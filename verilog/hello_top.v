==> flow/design.v <==
module Tx(
  input        clock,
  input        reset,
  output       io_txd,
  output       io_channel_ready,
  input        io_channel_valid,
  input  [7:0] io_channel_bits
);
  reg [10:0] shiftReg;  
  reg [19:0] cntReg;  
  reg [3:0] bitsReg;  
  wire  _io_channel_ready_T = cntReg == 20'h0;  
  wire [9:0] shift = shiftReg[10:1];  
  wire [10:0] _shiftReg_T_1 = {1'h1,shift};  
  wire [3:0] _bitsReg_T_1 = bitsReg - 4'h1;  
  wire [10:0] _shiftReg_T_3 = {2'h3,io_channel_bits,1'h0};  
  wire [19:0] _cntReg_T_1 = cntReg - 20'h1;  
  assign io_txd = shiftReg[0];  
  assign io_channel_ready = cntReg == 20'h0 & bitsReg == 4'h0;  
  always @(posedge clock) begin
    if (reset) begin  
      shiftReg <= 11'h7ff;  
    end else if (_io_channel_ready_T) begin  
      if (bitsReg != 4'h0) begin  
        shiftReg <= _shiftReg_T_1;  
      end else if (io_channel_valid) begin  
        shiftReg <= _shiftReg_T_3;  
      end else begin
        shiftReg <= 11'h7ff;  
      end
    end
    if (reset) begin  
      cntReg <= 20'h0;  
    end else if (_io_channel_ready_T) begin  
      cntReg <= 20'h4e1;  
    end else begin
      cntReg <= _cntReg_T_1;  
    end
    if (reset) begin  
      bitsReg <= 4'h0;  
    end else if (_io_channel_ready_T) begin  
      if (bitsReg != 4'h0) begin  
        bitsReg <= _bitsReg_T_1;  
      end else if (io_channel_valid) begin  
        bitsReg <= 4'hb;  
      end
    end
  end
endmodule
module Buffer(
  input        clock,
  input        reset,
  output       io_in_ready,
  input        io_in_valid,
  input  [7:0] io_in_bits,
  input        io_out_ready,
  output       io_out_valid,
  output [7:0] io_out_bits
);
  reg  stateReg;  
  reg [7:0] dataReg;  
  wire  _io_in_ready_T = ~stateReg;  
  wire  _GEN_1 = io_in_valid | stateReg;  
  assign io_in_ready = ~stateReg;  
  assign io_out_valid = stateReg;  
  assign io_out_bits = dataReg;  
  always @(posedge clock) begin
    if (reset) begin  
      stateReg <= 1'h0;  
    end else if (_io_in_ready_T) begin  
      stateReg <= _GEN_1;
    end else if (io_out_ready) begin  
      stateReg <= 1'h0;  
    end
    if (reset) begin  
      dataReg <= 8'h0;  
    end else if (_io_in_ready_T) begin  
      if (io_in_valid) begin  
        dataReg <= io_in_bits;  
      end
    end
  end
endmodule
module BufferedTx(
  input        clock,
  input        reset,
  output       io_in_ready,
  input        io_in_valid,
  input  [7:0] io_in_bits,
  output       io_txd
);
  wire  tx_clock;  
  wire  tx_reset;  
  wire  tx_io_txd;  
  wire  tx_io_channel_ready;  
  wire  tx_io_channel_valid;  
  wire [7:0] tx_io_channel_bits;  
  wire  buf__clock;  
  wire  buf__reset;  
  wire  buf__io_in_ready;  
  wire  buf__io_in_valid;  
  wire [7:0] buf__io_in_bits;  
  wire  buf__io_out_ready;  
  wire  buf__io_out_valid;  
  wire [7:0] buf__io_out_bits;  
  Tx tx (  
    .clock(tx_clock),
    .reset(tx_reset),
    .io_txd(tx_io_txd),
    .io_channel_ready(tx_io_channel_ready),
    .io_channel_valid(tx_io_channel_valid),
    .io_channel_bits(tx_io_channel_bits)
  );
  Buffer buf_ (  
    .clock(buf__clock),
    .reset(buf__reset),
    .io_in_ready(buf__io_in_ready),
    .io_in_valid(buf__io_in_valid),
    .io_in_bits(buf__io_in_bits),
    .io_out_ready(buf__io_out_ready),
    .io_out_valid(buf__io_out_valid),
    .io_out_bits(buf__io_out_bits)
  );
  assign io_in_ready = buf__io_in_ready;  
  assign io_txd = tx_io_txd;  
  assign tx_clock = clock;
  assign tx_reset = reset;
  assign tx_io_channel_valid = buf__io_out_valid;  
  assign tx_io_channel_bits = buf__io_out_bits;  
  assign buf__clock = clock;
  assign buf__reset = reset;
  assign buf__io_in_valid = io_in_valid;  
  assign buf__io_in_bits = io_in_bits;  
  assign buf__io_out_ready = tx_io_channel_ready;  
endmodule
module Hello(
  input   clock,
  input   reset,
  output  io_led1,
  output  io_led2,
  output  io_txd
);
  wire  tx_clock;  
  wire  tx_reset;  
  wire  tx_io_in_ready;  
  wire  tx_io_in_valid;  
  wire [7:0] tx_io_in_bits;  
  wire  tx_io_txd;  
  reg [31:0] cntReg;  
  reg  blkReg1;  
  reg  blkReg2;  
  reg [7:0] txCntReg;  
  reg [7:0] txLenReg;  
  reg  startTxReg;  
  reg  runningTxReg;  
  wire [31:0] _cntReg_T_1 = cntReg + 32'h1;  
  wire  _GEN_2 = cntReg == 32'hb71b00 ? blkReg1 : blkReg2;  
  wire  _GEN_3 = cntReg == 32'hb71b00 | startTxReg;  
  wire  _GEN_5 = startTxReg | runningTxReg;  
  wire [6:0] _GEN_8 = txCntReg[0] ? 7'h4e : 7'h4f;  
  wire [6:0] _GEN_10 = 2'h1 == txCntReg[1:0] ? 7'h46 : 7'h4f;  
  wire [6:0] _GEN_11 = 2'h2 == txCntReg[1:0] ? 7'h46 : _GEN_10;  
  wire [1:0] _GEN_12 = blkReg1 ? 2'h2 : 2'h3;  
  wire [6:0] _GEN_13 = blkReg1 ? _GEN_8 : _GEN_11;  
  wire  _T_3 = txCntReg != txLenReg;  
  wire [7:0] _txCntReg_T_1 = txCntReg + 8'h1;  
  wire  _GEN_16 = _T_3 & _GEN_5;  
  BufferedTx tx (  
    .clock(tx_clock),
    .reset(tx_reset),
    .io_in_ready(tx_io_in_ready),
    .io_in_valid(tx_io_in_valid),
    .io_in_bits(tx_io_in_bits),
    .io_txd(tx_io_txd)
  );
  assign io_led1 = blkReg1;  
  assign io_led2 = blkReg2;  
  assign io_txd = tx_io_txd;  
  assign tx_clock = clock;
  assign tx_reset = reset;
  assign tx_io_in_valid = runningTxReg & _T_3;  
  assign tx_io_in_bits = {{1'd0}, _GEN_13};
  always @(posedge clock) begin
    if (reset) begin  
      cntReg <= 32'h0;  
    end else if (cntReg == 32'hb71b00) begin  
      cntReg <= 32'h0;  
    end else begin
      cntReg <= _cntReg_T_1;  
    end
    if (reset) begin  
      blkReg1 <= 1'h0;  
    end else if (cntReg == 32'hb71b00) begin  
      blkReg1 <= ~blkReg1;  
    end
    blkReg2 <= reset | _GEN_2;  
    if (reset) begin  
      txCntReg <= 8'h0;  
    end else if (tx_io_in_ready & txCntReg != txLenReg) begin  
      txCntReg <= _txCntReg_T_1;  
    end else if (startTxReg) begin  
      txCntReg <= 8'h0;  
    end
    if (reset) begin  
      txLenReg <= 8'h0;  
    end else begin
      txLenReg <= {{6'd0}, _GEN_12};
    end
    if (reset) begin  
      startTxReg <= 1'h0;  
    end else if (startTxReg) begin  
      startTxReg <= 1'h0;  
    end else begin
      startTxReg <= _GEN_3;
    end
    if (reset) begin  
      runningTxReg <= 1'h0;  
    end else if (runningTxReg) begin  
      runningTxReg <= _GEN_16;
    end else begin
      runningTxReg <= _GEN_5;
    end
  end
endmodule
module hello_top(input sysclk, output led1, output led2, output pio1);
  wire h_io_led1;
  wire h_io_led2;
  wire h_io_pio1;
  wire rst;
  assign led1 = h_io_led1;
  assign led2 = h_io_led2;
  assign pio1 = h_io_pio1;
  assign rst = 1'h0;
  Hello h(
       .clock(sysclk),
       .reset(rst),
       .io_led1( h_io_led1 ),
       .io_led2( h_io_led2 ),
       .io_txd( h_io_pio1 ));
endmodule
From RTL to reports: hello_top
What the tools print for hello_top, step after step.
Line numbers count from 1 in the design file above.
Operators: Yosys type, input widths -> output width; for muxes data width and select width s.
Library cell names are shortened.
{ "design": {"top_module": "hello_top", "clock": "sysclk", "library": "sky130hd", "lib_corner": "tt_025C_1v80"} }

Word level
Counts by Yosys on the flattened word-level netlist (proc, flatten, opt, wreduce; memories kept). Register bits leave out memories and registers merged into their read ports (data or address). Print and check cells are left out. Cells with the same type and inputs are merged into one.
{ "classes": {"multipliers": 0, "n_cmp": 0, "n_addsub": 4, "bitwise": 9, "shifts": 0, "n_div": 0, "reduce_logical": 7, "eq_ne": 4, "muxes": 14} }
{ "op_table": {"columns": ["op", "n"], "rows": [
  ["$add 32x1->32 const B", 1],
  ["$eq 32x24->1 const B", 1],
  ["$sub 20x1->20 const B", 1],
  ["$logic_not 20->1", 1],
  ["$mux 8", 2],
  ["$mux 7", 2],
  ["$mux 4", 3],
  ["$mux 10", 1],
  ["$mux 9", 1],
  ["$add 8x1->8 const B", 1],
  ["$ne 8x2->1", 1],
  ["$mux 1", 5],
  ["$and 1x1->1", 4],
  ["$reduce_and 2->1", 2],
  ["$reduce_bool 2->1", 2],
  ["$sub 4x1->4 const B", 1],
  ["$logic_not 4->1", 1],
  ["$reduce_bool 4->1", 1],
  ["$or 1x1->1", 3],
  ["$eq 1x2->1 const A", 1],
  ["$not 1->1", 2],
  ["$eq 2x2->1 const A", 1]
]} }
{ "word_totals": {"latchBits": 0, "mem_bits_rw": 0, "regBits": 89, "wordCells": 51, "clocked_rd_ports_x_width": 0, "rom_bits": 0, "n_memories": 0, "inputBits": 1} }

Logic depth
Yosys ltp: most cells in a row. Word level: on the elaborated netlist, between registers, memories and ports. Mapped: between sequential cells and ports; inverters and the memories' decode and read muxes count.
{ "logic_depth": {"word_depth": 4, "ABC_AREA": 0, "ltp_mapped": 8, "ltp_nobuf": 6} }

Mapped cells and area
The flow's flattened synthesis, as Yosys stat reports it; memories are mapped. The netlist is that of the ABC_AREA named above (0 if unset); the other value can give another one.
{ "mapped": {"stdcells": 357, "area_um2": 3587.2, "ffs": 81, "buffers": 7} }
{ "by_type": {"columns": ["cell_type", "n", "area_total_um2"], "rows": [
  ["dfxtp_1", 56, 1.12E+03],
  ["edfxtp_1", 25, 750.72],
  ["xnor2_1", 24, 210.202],
  ["xor2_1", 16, 140.134],
  ["nor2_1", 36, 135.13],
  ["nand2_1", 28, 105.101],
  ["nand3_1", 20, 100.096],
  ["nand4_1", 16, 100.096],
  ["ha_1", 6, 75.072],
  ["or3_1", 12, 75.072],
  ["a21oi_1", 14, 70.067],
  ["o21ai_0", 13, 65.062],
  ["and3_1", 10, 62.56],
  ["and4_1", 5, 43.792],
  ["nor4_1", 7, 43.792],
  ["inv_1", 10, 37.536],
  ["o31ai_1", 5, 37.536],
  ["or4_1", 5, 37.536]
]} }
Not listed: further types 24, cells in them 49.
By module: a second synthesis without flattening, with its own total; a netlist apart from the flattened one above.
{ "hier_totals": {"hier_cells": 474, "hier_area_um2": 4215.3} }
Each row is one instance without its submodules.
{ "by_module": {"columns": ["module", "seq_area_um2", "n_cells", "instances", "area_um2"], "rows": [
  ["Hello", 920.9, 255, 1, 2184.6],
  ["Tx", 660.6, 178, 1, 1624.1],
  ["Buffer", 180.2, 40, 1, 402.9],
  ["hello_top", 0.0, 1, 1, 3.8],
  ["BufferedTx", 0.0, 0, 1, 0.0]
]} }

Worst setup path after synthesis
Path of least setup slack by OpenSTA after synthesis, without wires, with an ideal clock, recovery checks aside; 20% of the period is set as input and as output delay. Where synthesis merged equal registers, the netlist keeps one of their names.
{ "synth_path": {"path_kind": "register -> register", "start": "register h.tx.tx.cntReg[14]", "end": "register h.tx.tx.bitsReg[0]", "path_slack_ns": 0.209, "driving_pins": 6, "t_first_pin_ns": 0.000, "arrival_time_ns": 1.731, "path_delay_ns": 2.060, "period_ns": 2.27, "period_less_setup_slack_ns": 2.061} }
"path_delay_ns" is the arrival time less input delay plus setup time.
"driving_pins" counts driving pins, that of a launching flip-flop among them; a cell with two outputs on the path counts twice.
"period_less_setup_slack_ns" = period - worst setup slack (recovery checks aside). The figure is calculated, with input and output delays left at 20% of the set period.
Between the ends stands the longest chain of elaborated cells between them, by number of cells; it is not shown to be the way that was timed. Of several equally long chains one is given.
A line is the first line of the expression or statement that the cell stems from. Yosys adds cells for indexed reads and writes and turns some case tables into memories.
At most two assigning lines are given for a register; there are more.
{ "synth_between": {"path_cell_list": "dfxtp_1 -> or4_4 -> nand2b_4 -> or3_1 -> buf_6 -> nor2_1", "elab_chain_cells": 2, "cone_cells": 2, "classes_between": "reduce/logical: 2"} }
{ "synth_lines": {"columns": ["item", "line", "rtl"], "rows": [
  ["start, declared", 10, "reg [19:0] cntReg;"],
  ["start, assigned", 33, "cntReg <= 20'h0;"],
  ["start, assigned", 37, "cntReg <= _cntReg_T_1;"],
  ["$logic_not 20->1", 12, "wire  _io_channel_ready_T = cntReg == 20'h0;"],
  ["$reduce_and 2->1", null, null],
  ["end, assigned", 40, "bitsReg <= 4'h0;"],
  ["end, assigned", 43, "bitsReg <= _bitsReg_T_1;"],
  ["end, declared", 11, "reg [3:0] bitsReg;"]
]} }

Timing after layout
Path of least setup slack in the final report of run A (OpenROAD, finished layout, wires in). Where an end is a register, its clock arrival counts in the times.
{ "layout_path": {"path_kind": "register -> register", "start": "register h.tx.tx.cntReg[11]", "end": "register h.tx.tx.cntReg[17]", "path_slack_ns": -0.59, "period_ns": 1.27, "t_first_pin_ns": 0.33, "driving_pins": 6, "arrival_time_ns": 2.13} }
Between the ends stands the longest chain of elaborated cells between them, by number of cells; it is not shown to be the way that was timed. Of several equally long chains one is given.
At most two assigning lines are given for a register; there are more.
{ "layout_between": {"path_cell_list": "dfxtp_2 -> or4_4 -> buf_6 -> or3_4 -> or3_4 -> a21oi_2", "elab_chain_cells": 1, "cone_cells": 2, "classes_between": "add/sub: 1; reduce/logical: 1"} }
{ "layout_lines": {"columns": ["item", "line", "rtl"], "rows": [
  ["start, declared", 10, "reg [19:0] cntReg;"],
  ["start, assigned", 33, "cntReg <= 20'h0;"],
  ["start, assigned", 37, "cntReg <= _cntReg_T_1;"],
  ["$sub 20x1->20", 17, "wire [19:0] _cntReg_T_1 = cntReg - 20'h1;"],
  ["end, assigned", 33, null],
  ["end, assigned", 37, null],
  ["end, declared", 10, null]
]} }

FLOW RESULTS
============

Stored flow runs of hello_top (2 of them; Yosys, OpenROAD, sky130hd). They differ in their settings and are not a sequence. Constraints: input delay and output delay 20% of the set period each, output load 0.01 pF.
"achieved clock period (ns)" means the clock period less the worst setup slack. The figure is calculated, with input and output delays left at 20% of the set period.

settings of run A
{
  "period_ns": 1.27,
  "CORE_UTILIZATION": 19,
  "CORE_MARGIN": 7,
  "CELL_PAD_IN_SITES_GLOBAL_PLACEMENT": 1,
  "CELL_PAD_IN_SITES_DETAIL_PLACEMENT": 0,
  "GPL_ROUTABILITY_DRIVEN": 0,
  "CAP_MARGIN": 15,
  "SLEW_MARGIN": 20
}
report of run A
yosys chip area after synthesis (um^2): 3587.2
finish__design__die__area: 22923.5
finish__design__instance__area__stdcell: 5993.2
finish__timing__setup__ws: -0.587
finish__timing__setup__tns: -28.068
finish__timing__hold__ws: 0.468
achieved clock period (ns): 1.857

settings of run B
{
  "period_ns": 3.79,
  "CAP_MARGIN": 20,
  "CORE_MARGIN": 2,
  "CORE_UTILIZATION": 40,
  "SLEW_MARGIN": 20
}
report of run B
yosys chip area after synthesis (um^2): 3587.2
finish__design__die__area: 9741.7
finish__design__instance__area__stdcell: 3898.7
finish__timing__setup__ws: 1.602
finish__timing__setup__tns: 0.000
finish__timing__hold__ws: 0.441
achieved clock period (ns): 2.188
